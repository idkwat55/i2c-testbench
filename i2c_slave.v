==> flow/design.v <==
`timescale 1ns / 1ps
module i2c_slave #(
    parameter FILTER_LEN = 4
)
(
    input wire         clk,
    input wire         rst,
    input  wire        release_bus,
    input  wire [7:0]  s_axis_data_tdata,
    input  wire        s_axis_data_tvalid,
    output wire        s_axis_data_tready,
    input  wire        s_axis_data_tlast,
    output wire [7:0]  m_axis_data_tdata,
    output wire        m_axis_data_tvalid,
    input  wire        m_axis_data_tready,
    output wire        m_axis_data_tlast,
    input  wire        scl_i,
    output wire        scl_o,
    output wire        scl_t,
    input  wire        sda_i,
    output wire        sda_o,
    output wire        sda_t,
    output wire        busy,
    output wire [6:0]  bus_address,
    output wire        bus_addressed,
    output wire        bus_active,
    input  wire        enable,
    input  wire [6:0]  device_address,
    input  wire [6:0]  device_address_mask
);
    localparam [4:0]
    STATE_IDLE = 4'd0,
    STATE_ADDRESS = 4'd1,
    STATE_ACK = 4'd2,
    STATE_WRITE_1 = 4'd3,
    STATE_WRITE_2 = 4'd4,
    STATE_READ_1 = 4'd5,
    STATE_READ_2 = 4'd6,
    STATE_READ_3 = 4'd7;
    reg [4:0] state_reg = STATE_IDLE, state_next;
    reg [6:0] addr_reg = 7'd0, addr_next;
    reg [7:0] data_reg = 8'd0, data_next;
    reg data_valid_reg = 1'b0, data_valid_next;
    reg data_out_reg_valid_reg = 1'b0, data_out_reg_valid_next;
    reg last_reg = 1'b0, last_next;
    reg mode_read_reg = 1'b0, mode_read_next;
    reg [3:0] bit_count_reg = 4'd0, bit_count_next;
    reg s_axis_data_tready_reg = 1'b0, s_axis_data_tready_next;
    reg [7:0] m_axis_data_tdata_reg = 8'd0, m_axis_data_tdata_next;
    reg m_axis_data_tvalid_reg = 1'b0, m_axis_data_tvalid_next;
    reg m_axis_data_tlast_reg = 1'b0, m_axis_data_tlast_next;
    reg [FILTER_LEN-1:0] scl_i_filter = {FILTER_LEN{1'b1}};
    reg [FILTER_LEN-1:0] sda_i_filter = {FILTER_LEN{1'b1}};
    reg scl_i_reg = 1'b1;
    reg sda_i_reg = 1'b1;
    reg scl_o_reg = 1'b1, scl_o_next;
    reg sda_o_reg = 1'b1, sda_o_next;
    reg last_scl_i_reg = 1'b1;
    reg last_sda_i_reg = 1'b1;
    reg busy_reg = 1'b0;
    reg bus_active_reg = 1'b0;
    reg bus_addressed_reg = 1'b0, bus_addressed_next;
    assign bus_address = addr_reg;
    assign s_axis_data_tready = s_axis_data_tready_reg;
    assign m_axis_data_tdata = m_axis_data_tdata_reg;
    assign m_axis_data_tvalid = m_axis_data_tvalid_reg;
    assign m_axis_data_tlast = m_axis_data_tlast_reg;
    assign scl_o = scl_o_reg;
    assign scl_t = scl_o_reg;
    assign sda_o = sda_o_reg;
    assign sda_t = sda_o_reg;
    assign busy = busy_reg;
    assign bus_active = bus_active_reg;
    assign bus_addressed = bus_addressed_reg;
    wire scl_posedge, scl_negedge, sda_posedge, sda_negedge;
    assign scl_posedge = scl_i_reg && !last_scl_i_reg;
    assign scl_negedge = !scl_i_reg && last_scl_i_reg;
    assign sda_posedge = sda_i_reg && !last_sda_i_reg;
    assign sda_negedge = !sda_i_reg && last_sda_i_reg;
    wire start_bit, stop_bit;
    assign start_bit = sda_negedge && scl_i_reg;
    assign  stop_bit = sda_posedge && scl_i_reg;
    always @* begin
        state_next = STATE_IDLE;
        addr_next = addr_reg;
        data_next = data_reg;
        data_valid_next = data_valid_reg;
        data_out_reg_valid_next = data_out_reg_valid_reg;
        last_next = last_reg;
        mode_read_next = mode_read_reg;
        bit_count_next = bit_count_reg;
        s_axis_data_tready_next = 1'b0;
        m_axis_data_tdata_next = m_axis_data_tdata_reg;
        m_axis_data_tvalid_next = m_axis_data_tvalid_reg && !m_axis_data_tready;
        m_axis_data_tlast_next = m_axis_data_tlast_reg;
        scl_o_next = scl_o_reg;
        sda_o_next = sda_o_reg;
        bus_addressed_next = bus_addressed_reg;
        if (start_bit) begin
            data_valid_next = 1'b0;
            data_out_reg_valid_next = 1'b0;
            bit_count_next = 4'd7;
            m_axis_data_tlast_next = 1'b1;
            m_axis_data_tvalid_next = data_out_reg_valid_reg;
            bus_addressed_next = 1'b0;
            state_next = STATE_ADDRESS;
        end else if (release_bus || stop_bit) begin
            data_valid_next = 1'b0;
            data_out_reg_valid_next = 1'b0;
            m_axis_data_tlast_next = 1'b1;
            m_axis_data_tvalid_next = data_out_reg_valid_reg;
            bus_addressed_next = 1'b0;
            state_next = STATE_IDLE;
        end else begin
            case (state_reg)
                STATE_IDLE: begin
                    data_valid_next = 1'b0;
                    data_out_reg_valid_next = 1'b0;
                    bus_addressed_next = 1'b0;
                    state_next = STATE_IDLE;
                end
                STATE_ADDRESS: begin
                    if (scl_posedge) begin
                        if (bit_count_reg > 0) begin
                            bit_count_next = bit_count_reg-1;
                            data_next = {data_reg[6:0], sda_i_reg};
                            state_next = STATE_ADDRESS;
                        end else begin
                            if (enable && (device_address & device_address_mask) == (data_reg[6:0] & device_address_mask)) begin
                                addr_next = data_reg[6:0];
                                mode_read_next = sda_i_reg;
                                bus_addressed_next = 1'b1;
                                state_next = STATE_ACK;
                            end else begin
                                state_next = STATE_IDLE;
                            end
                        end
                    end else begin
                        state_next = STATE_ADDRESS;
                    end
                end
                STATE_ACK: begin
                    if (scl_negedge) begin
                        sda_o_next = 1'b0;
                        bit_count_next = 4'd7;
                        if (mode_read_reg) begin
                            s_axis_data_tready_next = 1'b1;
                            data_valid_next = 1'b0;
                            state_next = STATE_READ_1;
                        end else begin
                            state_next = STATE_WRITE_1;
                        end
                    end else begin
                        state_next = STATE_ACK;
                    end
                end
                STATE_WRITE_1: begin
                    if (scl_negedge || !scl_o_reg) begin
                        sda_o_next = 1'b1;
                        if (m_axis_data_tvalid && !m_axis_data_tready) begin
                            scl_o_next = 1'b0;
                            state_next = STATE_WRITE_1;
                        end else begin
                            scl_o_next = 1'b1;
                            if (data_valid_reg) begin
                                m_axis_data_tdata_next = data_reg;
                                m_axis_data_tlast_next = 1'b0;
                            end
                            data_valid_next = 1'b0;
                            data_out_reg_valid_next = data_valid_reg;
                            state_next = STATE_WRITE_2;
                        end
                    end else begin
                        state_next = STATE_WRITE_1;
                    end
                end
                STATE_WRITE_2: begin
                    if (scl_posedge) begin
                        data_next = {data_reg[6:0], sda_i_reg};
                        if (bit_count_reg > 0) begin
                            bit_count_next = bit_count_reg-1;
                            state_next = STATE_WRITE_2;
                        end else begin
                            m_axis_data_tvalid_next = data_out_reg_valid_reg;
                            data_out_reg_valid_next = 1'b0;
                            data_valid_next = 1'b1;
                            state_next = STATE_ACK;
                        end
                    end else begin
                        state_next = STATE_WRITE_2;
                    end
                end
                STATE_READ_1: begin
                    if (s_axis_data_tready && s_axis_data_tvalid) begin
                        s_axis_data_tready_next = 1'b0;
                        data_next = s_axis_data_tdata;
                        data_valid_next = 1'b1;
                    end else begin
                        s_axis_data_tready_next = !data_valid_reg;
                    end
                    if (scl_negedge || !scl_o_reg) begin
                        if (!data_valid_reg) begin
                            scl_o_next = 1'b0;
                            state_next = STATE_READ_1;
                        end else begin
                            scl_o_next = 1'b1;
                            {sda_o_next, data_next} = {data_reg, 1'b0};
                            if (bit_count_reg > 0) begin
                                bit_count_next = bit_count_reg-1;
                                state_next = STATE_READ_1;
                            end else begin
                                state_next = STATE_READ_2;
                            end
                        end
                    end else begin
                        state_next = STATE_READ_1;
                    end
                end
                STATE_READ_2: begin
                    if (scl_negedge) begin
                        sda_o_next = 1'b1;
                        state_next = STATE_READ_3;
                    end else begin
                        state_next = STATE_READ_2;
                    end
                end
                STATE_READ_3: begin
                    if (scl_posedge) begin
                        if (sda_i_reg) begin
                            state_next = STATE_IDLE;
                        end else begin
                            bit_count_next = 4'd7;
                            s_axis_data_tready_next = 1'b1;
                            data_valid_next = 1'b0;
                            state_next = STATE_READ_1;
                        end
                    end else begin
                        state_next = STATE_READ_3;
                    end
                end
            endcase
        end
    end
    always @(posedge clk) begin
        state_reg <= state_next;
        addr_reg <= addr_next;
        data_reg <= data_next;
        data_valid_reg <= data_valid_next;
        data_out_reg_valid_reg <= data_out_reg_valid_next;
        last_reg <= last_next;
        mode_read_reg <= mode_read_next;
        bit_count_reg <= bit_count_next;
        s_axis_data_tready_reg <= s_axis_data_tready_next;
        m_axis_data_tdata_reg <= m_axis_data_tdata_next;
        m_axis_data_tvalid_reg <= m_axis_data_tvalid_next;
        m_axis_data_tlast_reg <= m_axis_data_tlast_next;
        scl_i_filter <= (scl_i_filter << 1) | scl_i;
        sda_i_filter <= (sda_i_filter << 1) | sda_i;
        if (scl_i_filter == {FILTER_LEN{1'b1}}) begin
            scl_i_reg <= 1'b1;
        end else if (scl_i_filter == {FILTER_LEN{1'b0}}) begin
            scl_i_reg <= 1'b0;
        end
        if (sda_i_filter == {FILTER_LEN{1'b1}}) begin
            sda_i_reg <= 1'b1;
        end else if (sda_i_filter == {FILTER_LEN{1'b0}}) begin
            sda_i_reg <= 1'b0;
        end
        scl_o_reg <= scl_o_next;
        sda_o_reg <= sda_o_next;
        last_scl_i_reg <= scl_i_reg;
        last_sda_i_reg <= sda_i_reg;
        busy_reg <= !(state_reg == STATE_IDLE);
        if (start_bit) begin
            bus_active_reg <= 1'b1;
        end else if (stop_bit) begin
            bus_active_reg <= 1'b0;
        end else begin
            bus_active_reg <= bus_active_reg;
        end
        bus_addressed_reg <= bus_addressed_next;
        if (rst) begin
            state_reg <= STATE_IDLE;
            s_axis_data_tready_reg <= 1'b0;
            m_axis_data_tvalid_reg <= 1'b0;
            scl_o_reg <= 1'b1;
            sda_o_reg <= 1'b1;
            busy_reg <= 1'b0;
            bus_active_reg <= 1'b0;
            bus_addressed_reg <= 1'b0;
        end
    end
endmodule
* Tool chain data of i2c_slave
What the tools print for i2c_slave, step after step. Lines are those of the file above, counted from 1. Library cell names are shortened. The mark - stands for no value.
Inputs: top i2c_slave, clock input clk, cell library sky130hd, corner tt_025C_1v80

* After elaboration
Counts by Yosys on the flattened word-level netlist (proc, flatten, opt, wreduce; memories kept). Register bits leave out memories and registers merged into their read ports (data or address). Print and check cells are left out. Cells with the same type and inputs are merged into one.
Operators by class: bitwise operators 8, magnitude comparators 1, equal/unequal tests 27, reductions and logical operators 43, div/mod/pow operators 0, shift operators 0, $add $sub $neg 1, $mul 0, muxes and demuxes 76
Operators with widths (count):
- 8-bit two-way mux | 6
- 1-bit two-way mux | 40
- 2-bit != test with constant B | 16
- 4-bit two-way mux | 7
- 8-bit case mux with 3-bit select | 1
- 3-bit two-way mux | 8
- 3-bit case mux with 7-bit select | 1
- 6-bit AND reduction | 3
- 8-bit AND reduction | 2
- 4-bit case mux with 4-bit select | 1
- 7-bit AND | 2
- 3-bit equality test with constant B | 4
- 2-bit two-way mux | 6
- 10-bit AND reduction | 1
- 5-bit AND reduction | 2
- 1-bit logical AND | 9
- 1-bit zero test | 8
- 4-bit by 1-bit OR with 4-bit output | 2
- 4-bit equality test with constant B | 2
- 4-bit zero test | 2
- 4-bit AND reduction | 2
- 4-bit nonzero test | 2
- 7-bit equality test | 1
- 2-bit nonzero test | 3
- 3-bit by 2-bit equality test with 1-bit output with constant B | 2
- 3-bit nonzero test | 2
- 6-bit nonzero test | 1
- 1-bit case mux with 6-bit select | 1
Other operator kinds: 12; their cells: 19.
Bit counts: word width x clocked read ports 0, ROM bits 0, register bits after elaboration 53, bits in latches 0, memory bits (writable) 0, memories kept 0, output and inout port bits 25

* Logic depth
Longest topological path by Yosys (ltp), each cell counted once; first at word level (registers and memories cut), then after technology mapping (sequential cells cut; the memories' decode and read muxes count).
Logic depth: depth after elaboration 9, ABC_AREA 0, depth in mapped cells 7

* Netlist
The flow's flattened synthesis, as Yosys stat reports it; memories are mapped. The netlist is that of the ABC_AREA named above (0 if unset); the other value can give another one.
Cell types:
- edfxtp_1 | count 24, area in all 720.691 sq um
- dfxtp_1 | count 29, area in all 580.557 sq um
- o21ai_0 | count 19, area in all 95.091 sq um
- mux2i_1 | count 9, area in all 90.086 sq um
- nand2_1 | count 24, area in all 90.086 sq um
- xor2_1 | count 9, area in all 78.826 sq um
- a21oi_1 | count 14, area in all 70.067 sq um
- nor2_1 | count 16, area in all 60.058 sq um
- buf_2 | count 11, area in all 55.053 sq um
- nand2b_1 | count 8, area in all 50.048 sq um
- a31oi_1 | count 6, area in all 37.536 sq um
- and3_1 | count 6, area in all 37.536 sq um
- nand3_1 | count 7, area in all 35.034 sq um
- a221oi_4 | count 1, area in all 26.275 sq um
- ha_1 | count 2, area in all 25.024 sq um
- nor2b_1 | count 4, area in all 25.024 sq um
- or3_1 | count 4, area in all 25.024 sq um
- a211oi_1 | count 3, area in all 22.522 sq um
Not listed: further types 39, cells in them 59.
Synthesis totals: chip area (Yosys) 2581.2 sq um, buffer cells 15, mapped flip-flops 53, standard cells after synthesis 255, sequential area 1301.2 sq um

* Timing after synthesis
Source: OpenSTA report_checks on the synthesized netlist (no wires, ideal clock, input and output delay 20% of the period each), path of least setup slack; recovery checks are left aside. Register names are those of the netlist, which keeps one name where synthesis merged equal registers.
Timing path post-synthesis: kind in2reg, start point input port device_address[6], end point register addr_reg[0], stages on the path 4, data arrival time 2.287 ns, path slack 2.230 ns, required time 4.517 ns, path delay 1.690 ns, path buffers 0, input delay 0.980 ns, period 4.9 ns, library setup time 0.383 ns, synthesis period reached 2.67 ns
"path delay" = arrival - input delay + setup time. "stages on the path": output pins that drive a net of the path, with the launching flip-flop's if there is one; two outputs of one cell count as two. "synthesis period reached" is the clock period less the worst setup slack; recovery checks do not enter. This is arithmetic on one report: input and output delays are still those of the set period (20% each). Between the ends stands the longest chain of elaborated cells between them, by number of cells; it is not shown to be the way that was timed. Of several equally long chains one is given. A line is the first line of the expression or statement that the cell stems from. Yosys adds cells for indexed reads and writes and turns some case tables into memories.
Between the ends, post-synthesis: path through xor2_1 > a2111oi_0 > nand4_1 > nor3_1, cells in the longest elaborated chain 4, elaborated cells on any way between the ends 4, RTL lines with such cells 1, classes of those cells 1 x eq/ne; 1 x logic; 2 x reduce/logical
RTL lines, path post-synthesis:
- start, declared | RTL line 28 | input  wire [6:0]  device_address,
- 7-bit AND | RTL line 129 | if (enable && (device_address & device_address_mask) == (data_reg[6:0] & device_address_mask)) begin
- 7-bit equality test | RTL line 129
- 1-bit logical AND | RTL line 129
- 6-bit AND reduction
- end, assigned | RTL line 246 | addr_reg <= addr_next;
- end, declared | RTL line 41 | reg [6:0] addr_reg = 7'd0, addr_next;

* Path in the finished layout
Path of least setup slack in the final report of run 1 (OpenROAD, finished layout, wires in). Where an end is a register, its clock arrival counts in the times.
Timing path post-layout: kind reg2reg, start point register data_reg[6], end point register addr_reg[3], required time 2.44 ns, period 2.4 ns, stages on the path 7, path buffers 2, path slack 0.56 ns, data arrival time 1.88 ns, library setup time 0.27 ns
Between the ends stands the longest chain of elaborated cells between them, by number of cells; it is not shown to be the way that was timed. Of several equally long chains one is given.
Between the ends, post-layout: path through edfxtp_1 > xor2_1 > a2111oi_2 > buf_4 > nand4_1 > nor3_4 > buf_6, cells in the longest elaborated chain 4, elaborated cells on any way between the ends 4, RTL lines with such cells 1, classes of those cells 1 x eq/ne; 1 x logic; 2 x reduce/logical
RTL lines, path post-layout:
- start, declared | RTL line 42 | reg [7:0] data_reg = 8'd0, data_next;
- start, assigned | RTL line 247 | data_reg <= data_next;
- 7-bit AND | RTL line 129 | if (enable && (device_address & device_address_mask) == (data_reg[6:0] & device_address_mask)) begin
- 7-bit equality test | RTL line 129
- 1-bit logical AND | RTL line 129
- 6-bit AND reduction
- end, assigned | RTL line 246 | addr_reg <= addr_next;
- end, declared | RTL line 41 | reg [6:0] addr_reg = 7'd0, addr_next;

Settings and measured results of 2 stored flow runs for module i2c_slave (sky130hd), not sorted in any way. The constraints put input and output delay at 20% of the set period each and load the outputs with 0.01 pF.
"achieved period" is the run's clock period less its worst setup slack. It is reckoned from that one timing run; input and output delays stay at 20% of the period that was set.
"critical path time" is the time allowed to the run's worst setup path (the clock period less input and output delay, where it has them) less its slack. Clock arrival times count: a late capture clock shortens it, a late launch clock lengthens it.
"total power after layout" rests on the timing tool's default activity at the inputs, not on a simulated workload.

[run 1] flow files
==> flow/run.sh <==
#!/bin/bash
# the make line also repeats the synthesis and layout settings of config.mk as NAME=value (left out here)
make -C /OpenROAD-flow-scripts/flow DESIGN_CONFIG=/design/flow/config.mk WORK_HOME=/design/flow/orfs CLKGATE_MAP_FILE= finish
==> flow/config.mk <==
export PLATFORM = sky130hd
export DESIGN_NAME = i2c_slave
export DESIGN_NICKNAME = i2c_slave
export VERILOG_FILES = /design/flow/design.v
export SDC_FILE = /design/flow/constraint.sdc
export NUM_CORES = 4
export LEC_CHECK = 0
export CAP_MARGIN = 20
export CORE_ASPECT_RATIO = 1.76
export CORE_MARGIN = 2
export CORE_UTILIZATION = 46
export CTS_CLUSTER_DIAMETER = 41
export CTS_CLUSTER_SIZE = 22
export MIN_ROUTING_LAYER = met1
export SETUP_SLACK_MARGIN = 0.52
export SLEW_MARGIN = 30
==> flow/constraint.sdc <==
create_clock -name core_clock -period 2.4 [get_ports {clk}]
set_input_delay 0.4800 -clock core_clock [delete_from_list [all_inputs] [get_ports {clk}]]
set_output_delay 0.4800 -clock core_clock [all_outputs]
set_load 0.01 [all_outputs]

[run 1] result: total die area 6,250.6 sq um; standard-cell area after layout 3,498.4 sq um; utilization after layout 63.7%; critical path time 1.84 ns; critical path kind reg2reg; total power after layout 1.731 mW; setup slack of the worst path 0.557 ns; synthesized cell area 2,581.2 sq um; achieved period 1.843 ns; final worst hold slack 0.356 ns; total negative setup slack 0.000 ns

[run 2] flow files
==> flow/run.sh <==
#!/bin/bash
# the make line also repeats the synthesis and layout settings of config.mk as NAME=value (left out here)
make -C /OpenROAD-flow-scripts/flow DESIGN_CONFIG=/design/flow/config.mk WORK_HOME=/design/flow/orfs CLKGATE_MAP_FILE= finish
==> flow/config.mk <==
export PLATFORM = sky130hd
export DESIGN_NAME = i2c_slave
export DESIGN_NICKNAME = i2c_slave
export VERILOG_FILES = /design/flow/design.v
export SDC_FILE = /design/flow/constraint.sdc
export NUM_CORES = 4
export LEC_CHECK = 0
export CAP_MARGIN = 20
export CELL_PAD_IN_SITES_DETAIL_PLACEMENT = 1
export CORE_MARGIN = 2
export CORE_UTILIZATION = 60
export CTS_CLUSTER_DIAMETER = 282
export CTS_CLUSTER_SIZE = 88
export GPL_TIMING_DRIVEN = 1
export MAX_ROUTING_LAYER = met5
export MIN_ROUTING_LAYER = met2
export PLACE_DENSITY = 0.55
export SETUP_SLACK_MARGIN = 0.34
export SLEW_MARGIN = 20
==> flow/constraint.sdc <==
create_clock -name core_clock -period 1.35 [get_ports {clk}]
set_input_delay 0.2700 -clock core_clock [delete_from_list [all_inputs] [get_ports {clk}]]
set_output_delay 0.2700 -clock core_clock [all_outputs]
set_load 0.01 [all_outputs]

[run 2] result: unfinished; error DPL-0033 in placement
